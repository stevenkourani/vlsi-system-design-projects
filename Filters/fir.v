==> flow/design.v <==
`timescale 1ns / 1ps
module fir(
	input clk,
	input rst,
	input wire signed [11:0] filter_in,
	output reg signed [31:0] filter_out
    );
	parameter word_width = 16;
	parameter order = 6;
	reg signed [word_width-1:0] delay[order-1:0];
	wire signed [word_width-1:0]  coef[order:0];
    assign coef[0] = 16'hd7ac;   
    assign coef[1] = 16'he464;   
    assign coef[2] = 16'hae68;   
    assign coef[3] = 16'h5198;   
    assign coef[4] = 16'h1b9c;   
    assign coef[5] = 16'h2854;   
	reg signed [31:0]  product[order -1 :0];
	reg signed [31:0]  sum_buf;	
	reg signed [order-1:0] data_in_buf;
	always @(posedge clk or negedge rst) begin
		if (!rst) begin
			data_in_buf <= 0;
		end
		else begin
			data_in_buf <= filter_in;
		end
	end
	always @(posedge clk or negedge rst) begin
		if (!rst) begin
			delay[0] <= 0 ;
			delay[1] <= 0 ;
			delay[2] <= 0 ;
			delay[3] <= 0 ;
			delay[4] <= 0 ;
			delay[5] <= 0 ;
		end 
		else begin
			delay[0] <= data_in_buf ;
			delay[1] <= delay[0] ;
			delay[2] <= delay[1] ;
			delay[3] <= delay[2] ;
			delay[4] <= delay[3] ;
			delay[5] <= delay[4] ;
			delay[6] <= delay[5] ;
		end
	end
	always @(posedge clk or negedge rst) begin
		if (!rst) begin
			product[0] <= 0;
			product[1] <= 0;
			product[2] <= 0;
			product[3] <= 0;
			product[4] <= 0;
			product[5] <= 0;
		end
		else begin
			product[0] <= coef[0] * delay[0];
			product[1] <= coef[1] * delay[1];
			product[2] <= coef[2] * delay[2];
			product[3] <= coef[3] * delay[3];
			product[4] <= coef[4] * delay[4];
			product[5] <= coef[5] * delay[5];
		end
	end
	always @(posedge clk or negedge rst) begin
		if (!rst) begin
			sum_buf <= 0;
		end
		else begin
			sum_buf <= product[0] + product[1]+ product[2]+ product[3]+ product[4]+ product[5];
		end
	end
	always @(sum_buf) begin
		if (!rst) begin
			filter_out = 0;
		end
		else begin
			filter_out = sum_buf[11:0];
		end
	end
endmodule
# --- From RTL to reports: fir ---
# What the tools print for fir, step after step.
# Lines are those of the file above, counted from 1.
# Cell names lack the library's common part.
setup:
  design: "fir"
  clock_port: "clk"
  lib: "sky130hd"
  corner: "tt_025C_1v80"

# --- After elaboration ---
# Counts by Yosys on the flattened word-level netlist (proc, flatten, opt, wreduce). Print and check cells are left out. Cells with the same type and inputs are merged into one.
classes:
  mul: 6
  add_sub_neg: 5
  muxes: 1
op_table:
  columns: ["op", "n"]
  rows:
  - ["multiplier 13 x 6 -> 10 bit with constant A", 2]
  - ["multiplier 13 x 6 -> 9 bit with constant A", 2]
  - ["multiplier 12 x 6 -> 10 bit with constant A", 2]
  - ["adder 12 bit", 5]
  - ["two-way mux 12 bit", 1]
word_totals:
  regBits: 112
  wordCells: 26
  in_bits: 14

# --- Logic depth ---
# Yosys ltp: most cells in a row. Word level: on the elaborated netlist, between registers, memories and ports. Mapped: between sequential cells and ports; inverters and the memories' decode and read muxes count.
logic_depth:
  word_depth: 5
  ABC_AREA: 0
  depth_mapped: 15

# --- After synthesis ---
# Source: synth_stat.txt of the flow (Yosys; design flattened, memories mapped). It holds for the ABC_AREA given above (unset counts as 0); a run with the other value may have another netlist.
by_type:
  columns: ["cell_type", "n"]
  rows:
  - ["dfrtp_1", 102]
  - ["ha_1", 133]
  - ["fa_1", 63]
  - ["inv_1", 156]
  - ["xnor2_1", 56]
  - ["buf_4", 22]
  - ["a21o_1", 12]
  - ["xor2_1", 8]
  - ["a21oi_1", 13]
  - ["and2_1", 10]
  - ["nor2_1", 6]
  - ["o41ai_2", 1]
  - ["o21bai_1", 2]
  - ["or2_2", 2]
  - ["a21oi_2", 1]
  - ["o21a_1", 1]
  - ["and3_1", 1]
  - ["nor2b_1", 1]
# Other cell types: 5; their cells: 5.
synth_totals:
  flip_flops: 102
  yosys_area_um2: 7125.6
  cell_count: 595

# --- Timing after synthesis ---
# Source: OpenSTA report_checks on the synthesized netlist (no wires, ideal clock, input and output delay 20% of the period each), path of least setup slack; recovery checks are left aside. Register names are those of the netlist, which keeps one name where synthesis merged equal registers.
synth_path:
  kind: "flip-flop to flip-flop"
  start: "register (name not given)"
  end: "register sum_buf[10]"
  setup_ns: 0.122
  t_arrival_ns: 3.268
  n_path_buf: 0
  path_delay_ns: 3.390
  setup_slack_ns: 0.679
  stages: 15
  tclk_ns: 4.07
  period_less_setup_slack_ns: 3.391
# "path_delay_ns" is the arrival time less input delay plus setup time.
# "stages": output pins that drive a net of the path, with the launching flip-flop's if there is one; two outputs of one cell count as two.
# "period_less_setup_slack_ns" is the clock period less the worst setup slack; recovery checks do not enter. This is arithmetic on one report: input and output delays are still those of the set period (20% each).
synth_via:
  path_cell_list: "dfrtp_1 inv_1 fa_1 inv_1 fa_1 fa_1 ha_1 inv_1 fa_1 nor2b_1 o21ai_1 a21oi_1 o21a_1 nor2_1 xnor2_1"
synth_rtl:
  columns: ["element", "line", "source"]
  rows:
  - ["to (assign)", 68, "sum_buf <= 0;"]
  - ["to (assign)", 71, null]
# Chain of elaborated cells between the ends: none given.

# --- Path in the finished layout ---
# From the final timing report of flow run 2: the path of least setup slack in the routed layout; clock arrival at registers is part of the times.
layout_path:
  kind: "flip-flop to flip-flop"
  start: "register (name not given)"
  end: "register sum_buf[10]"
  t_arrival_ns: 3.49
  setup_slack_ns: -0.46
  setup_ns: 0.11
  n_path_buf: 0
  stages: 15
  tclk_ns: 2.8
# Between the ends stands the longest chain of elaborated cells between them, by number of cells; it is not shown to be the way that was timed. Of several equally long chains one is given.
# Each line given opens the expression or statement behind the cell; cells for indexed reads and writes are added by Yosys, which also makes memories of some case tables.
layout_via:
  path_cell_list: "dfrtp_1 inv_2 fa_1 inv_1 fa_1 fa_1 ha_2 inv_2 fa_2 nor2b_2 o21ai_2 a21oi_2 o21a_1 nor2_1 xnor2_1"
  elab_chain_cells: 5
layout_rtl:
  columns: ["element", "line", "source"]
  rows:
  - ["from (assign)", 50, null]
  - ["from (assign)", 58, null]
  - ["adder 12 bit (5 in a row)", 71, null]
  - ["to (assign)", 68, "sum_buf <= 0;"]
  - ["to (assign)", 71, null]

Lab notebook: fir

Module fir, platform sky130hd: 2 stored runs of the flow (Yosys, OpenROAD) with differing settings, in no particular order. Input and output delays are each 20% of the period that was set; the output load is 0.01 pF.
"timing.achieved_period_ns": clock period set for the run, less the worst setup slack. It is reckoned from that one timing run; input and output delays stay at 20% of the period that was set.
"worst_setup_path_time_ns" means the part of the period allowed to the worst setup path (the constraints hold back 20% at inputs and 20% at outputs) less its slack; where the path has registers, the arrival times of their clocks count too.

--- flow run 1 ---
==> flow/run.sh <==
#!/bin/bash
# the make line also repeats the synthesis and layout settings of config.mk as NAME=value (left out here)
make -C /OpenROAD-flow-scripts/flow DESIGN_CONFIG=/design/flow/config.mk WORK_HOME=/design/flow/orfs CLKGATE_MAP_FILE= finish
==> flow/config.mk <==
export PLATFORM = sky130hd
export DESIGN_NAME = fir
export DESIGN_NICKNAME = fir
export VERILOG_FILES = /design/flow/design.v
export SDC_FILE = /design/flow/constraint.sdc
export NUM_CORES = 4
export LEC_CHECK = 0
export ABC_AREA = 1
export CAP_MARGIN = 5
export CELL_PAD_IN_SITES_DETAIL_PLACEMENT = 2
export CORE_MARGIN = 2
export CORE_UTILIZATION = 70
export CTS_CLUSTER_SIZE = 36
export PLACE_DENSITY_LB_ADDON = 0.21
export SLEW_MARGIN = 20
==> flow/constraint.sdc <==
create_clock -name core_clock -period 2.11 [get_ports {clk}]
set_input_delay 0.4220 -clock core_clock [delete_from_list [all_inputs] [get_ports {clk}]]
set_output_delay 0.4220 -clock core_clock [all_outputs]
set_load 0.01 [all_outputs]

==> results, as YAML <==
outcome: "unfinished; tool error in placement"

--- flow run 2 ---
==> flow/run.sh <==
#!/bin/bash
# the make line also repeats the synthesis and layout settings of config.mk as NAME=value (left out here)
make -C /OpenROAD-flow-scripts/flow DESIGN_CONFIG=/design/flow/config.mk WORK_HOME=/design/flow/orfs CLKGATE_MAP_FILE= finish
==> flow/config.mk <==
export PLATFORM = sky130hd
export DESIGN_NAME = fir
export DESIGN_NICKNAME = fir
export VERILOG_FILES = /design/flow/design.v
export SDC_FILE = /design/flow/constraint.sdc
export NUM_CORES = 4
export LEC_CHECK = 0
export CAP_MARGIN = 20
export CORE_MARGIN = 2
export CORE_UTILIZATION = 40
export SLEW_MARGIN = 20
==> flow/constraint.sdc <==
create_clock -name core_clock -period 2.8 [get_ports {clk}]
set_input_delay 0.5600 -clock core_clock [delete_from_list [all_inputs] [get_ports {clk}]]
set_output_delay 0.5600 -clock core_clock [all_outputs]
set_load 0.01 [all_outputs]

==> results, as YAML <==
results:
  synthesis_area_um2: 7125.6
  design.die.area_um2: 18898.0
  finalCellArea_um2: 9126.2
  final_util_pct: 52.6
  fin_ws_ns: -0.457
  fin_tns_ns: -2.866
  timing.achieved_period_ns: 3.257
  worst_setup_path_time_ns: 3.26
  worst_setup_path_type: "flip-flop to flip-flop"
