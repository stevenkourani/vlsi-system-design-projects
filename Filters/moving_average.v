==> flow/design.v <==
`timescale 1ns/1ns
module reference_design (
    input wire CLK,
    input wire RST,
    input wire EN,
    input wire signed [WLI + WLF - 1:0] data_in,   
    output reg signed [WOI + WOF - 1:0] data_out    
);
    localparam WLI = 2;
    localparam WLF = 10;
    localparam WOI = 2;
    localparam WOF = 30;
    localparam L = 4;
    reg signed [WLI + WLF - 1:0] window [0:L-1];
    reg signed [WOI + WOF - 1:0] sum;  
    integer i;
    always @(posedge CLK) begin
        if (RST) begin
            sum <= 0;
            for (i = 0; i < L; i = i + 1)
                window[i] <= 0;
            data_out <= 0;
        end
        else if (EN) begin
            sum <= sum - window[L-1] + data_in;
            for (i = L-1; i > 0; i = i - 1)
                window[i] <= window[i-1];
            window[0] <= data_in;
            data_out <= sum / L;  
        end
    end
endmodule
* Step by step through the tools: reference_design *
Tool output for the design above, in the order of the flow.
Line numbers count from 1 in the design file above.
Operators carry their Yosys type and port widths (W data, S select, Z words).
Cell names lack the library's common part.
A cell with -- has no value.

design
  top module = reference_design
  clock input = CLK
  cell library = sky130hd
  corner = tt_025C_1v80

* Word level *
Source: Yosys, flattened and elaborated. Widths are those after wreduce; folded enables and synchronous resets count as part of the registers. Registers that Yosys merges into a memory's read port (data or address) are not register bits. Print and check cells do not count. Equal cells are merged and count once.

cells by class
  reductions and logical operators = 1
  add/subtract/negate cells = 3
  bitwise logic cells = 1

operators by type and width
  cell              count
  $add A32 B1 Y32   1
  $add A32 B12 Y32  1
  $sub A32 B12 Y32  1
  $reduce_or A2 Y1  1
  $and A1 B1 Y1     1

word-level totals
  flip-flop bits (word level) = 112
  word-level cells = 11
  output and inout bits = 32
  bits of input ports = 15

* Depth *
Depth = most cells in a row (Yosys ltp): at word level without a register or memory, in the mapped netlist without a sequential cell, where the memories' decode and read muxes count.

logic depth
  depth after elaboration = 3
  ABC_AREA = 1
  depth in mapped cells = 17
  gate-level depth less buffers = 17

* Netlist *
Yosys stat after the flow's synthesis: flattened, memories mapped to cells. It holds for the ABC_AREA given above (unset counts as 0); a run with the other value may have another netlist.

cells by type
  type      count  area in all (um^2)
  dfxtp_1   112    2242.15
  nand2_1   295    1.11E+03
  inv_1     284    1.07E+03
  nor2_1    181    679.402
  fa_1      31     620.595
  ha_1      35     437.92
  o21ai_0   81     405.389
  a21oi_1   72     360.346
  nand3_1   64     320.307
  xor2_1    30     262.752
  clkbuf_1  25     93.84
  nor3_1    12     60.058
  nand4_1   9      56.304
  o21ai_1   8      40.038
  o211ai_1  5      37.536
  inv_2     9      33.782
  nor2_4    3      33.782
  nand2_2   5      31.28

Not listed: further types 16, cells in them 32.

mapped netlist
  mapped cells = 1293
  sequential part of the area = 2242.2 um^2
  flip-flop cells = 112
  buffers = 36
  synthesis area = 8142.8 um^2

* Worst setup path after synthesis *
Path of least setup slack by OpenSTA after synthesis, without wires, with an ideal clock, recovery checks aside; 20% of the period is set as input and as output delay. Where synthesis merged equal registers, the netlist keeps one of their names.

timing after synthesis
  path kind = in2reg
  from = in data_in[11]
  to = reg sum[14]
  library setup time = 0.115 ns
  path slack = 1.189 ns
  launch time at the first pin = 0.940 ns
  delay of the path = 2.570 ns
  clock period = 4.7 ns
  external input delay = 0.940 ns
  required time = 4.585 ns
  arrival = 3.395 ns
  stages = 13
  path buffers = 0
  period reached after synthesis = 3.511 ns

"delay of the path" = arrival - input delay + setup time.
"stages" counts driving pins, that of a launching flip-flop among them; a cell with two outputs on the path counts twice.
"period reached after synthesis" = period - worst setup slack (recovery checks aside). The figure is calculated, with input and output delays left at 20% of the set period.
Between the ends stands the longest chain of elaborated cells between them, by number of cells; it is not shown to be the way that was timed. Of several equally long chains one is given.
Each line given opens the expression or statement behind the cell; cells for indexed reads and writes are added by Yosys, which also makes memories of some case tables.

between the ends, after synthesis
  path through = inv_1 > fa_1 > inv_1 > ha_1 > nand2_1 > inv_1 > nand2_1 > inv_1 > a21oi_1 > nand2_1 > xor2_1 > o21ai_0 > inv_1
  cells in the longest elaborated chain = 1
  elaborated cells between the ends (all ways) = 1
  RTL lines with such cells = 1
  those cells by class = 1 x add/sub

ends and longest elaborated chain, after synthesis
  element             line  source
  start: declaration  6     input wire signed [WLI + WLF - 1:0] data_in,
  $add A32 B12 Y32    25    sum <= sum - window[L-1] + data_in;
  end: assignment     19    sum <= 0;
  end: assignment     25
  end: declaration    15    reg signed [WOI + WOF - 1:0] sum;

* Path in the finished layout *
From the final timing report of record 2: the path of least setup slack in the routed layout; clock arrival at registers is part of the times.

timing after layout
  path kind = in2reg
  from = in data_in[11]
  to = reg sum[23]
  external input delay = 0.96 ns
  library setup time = 0.10 ns
  stages = 16
  arrival = 4.15 ns
  required time = 5.11 ns
  launch time at the first pin = 0.96 ns
  path slack = 0.96 ns
  clock period = 4.82 ns
  path buffers = 2

Between the ends stands the longest chain of elaborated cells between them, by number of cells; it is not shown to be the way that was timed. Of several equally long chains one is given.

between the ends, after layout
  path through = clkdlybuf4s50_1 > inv_1 > buf_12 > fa_1 > inv_1 > ha_1 > nand2_1 > nor2_1 > and2_1 > nand2_1 > nand2_1 > nand2_1 > nand3_1 > nand3_1 > nand2_1 > inv_1
  cells in the longest elaborated chain = 1
  elaborated cells between the ends (all ways) = 1
  RTL lines with such cells = 1
  those cells by class = 1 x add/sub

ends and longest elaborated chain, after layout
  element             line  source
  start: declaration  6     input wire signed [WLI + WLF - 1:0] data_in,
  $add A32 B12 Y32    25    sum <= sum - window[L-1] + data_in;
  end: assignment     19    sum <= 0;
  end: assignment     25
  end: declaration    15    reg signed [WOI + WOF - 1:0] sum;

Memo
Re: implementation data of reference_design

reference_design through Yosys and OpenROAD on sky130hd: 2 stored runs, unordered, with their settings and measured results. The constraints put input and output delay at 20% of the set period each and load the outputs with 0.01 pF.
"achieved clock period" means the clock period less the worst setup slack. The figure is calculated, with input and output delays left at 20% of the set period.
"critical path time" means the part of the period allowed to the worst setup path (the constraints hold back 20% at inputs and 20% at outputs) less its slack; where the path has registers, the arrival times of their clocks count too.
"total power of the final layout": no workload was simulated; the value follows from the tool's default switching activity.
A setting shown as . is not set for that run.
Among the results, . means that no value is shown for the run.

setting or result                                         record 1  record 2
period_ns                                                 3.33      4.82
CORE_UTILIZATION                                          57        15
SETUP_SLACK_MARGIN                                        0.42      .
PLACE_DENSITY                                             0.67      .
HOLD_SLACK_MARGIN                                         0.15      .
CELL_PAD_IN_SITES_DETAIL_PLACEMENT                        2         1
TNS_END_PERCENT                                           85        .
GPL_TIMING_DRIVEN                                         0         1
GPL_ROUTABILITY_DRIVEN                                    0         0
MAX_ROUTING_LAYER                                         met4      met5
CAP_MARGIN                                                20        35
CORE_MARGIN                                               2         2
SLEW_MARGIN                                               20        20
PLACE_DENSITY_LB_ADDON                                    .         0.04
CELL_PAD_IN_SITES_GLOBAL_PLACEMENT                        .         1
ABC_AREA                                                  .         1
MIN_ROUTING_LAYER                                         .         met2
synthesized cell area (um^2)                              .         8142.8
full die area (um^2)                                      .         56164.3
area of the standard cells in the finished layout (um^2)  .         9700.5
utilization of the finished layout (%)                    .         18.1
setup slack of the worst path (ns)                        .         0.961
total negative slack (ns)                                 .         0.000
worst hold slack (ns)                                     .         0.475
total power of the final layout (uW)                      .         4545
achieved clock period (ns)                                .         3.859
critical path time (ns)                                   .         2.89
worst setup path kind                                     .         in2reg

Record 1: unfinished; error DPL-0033 in placement
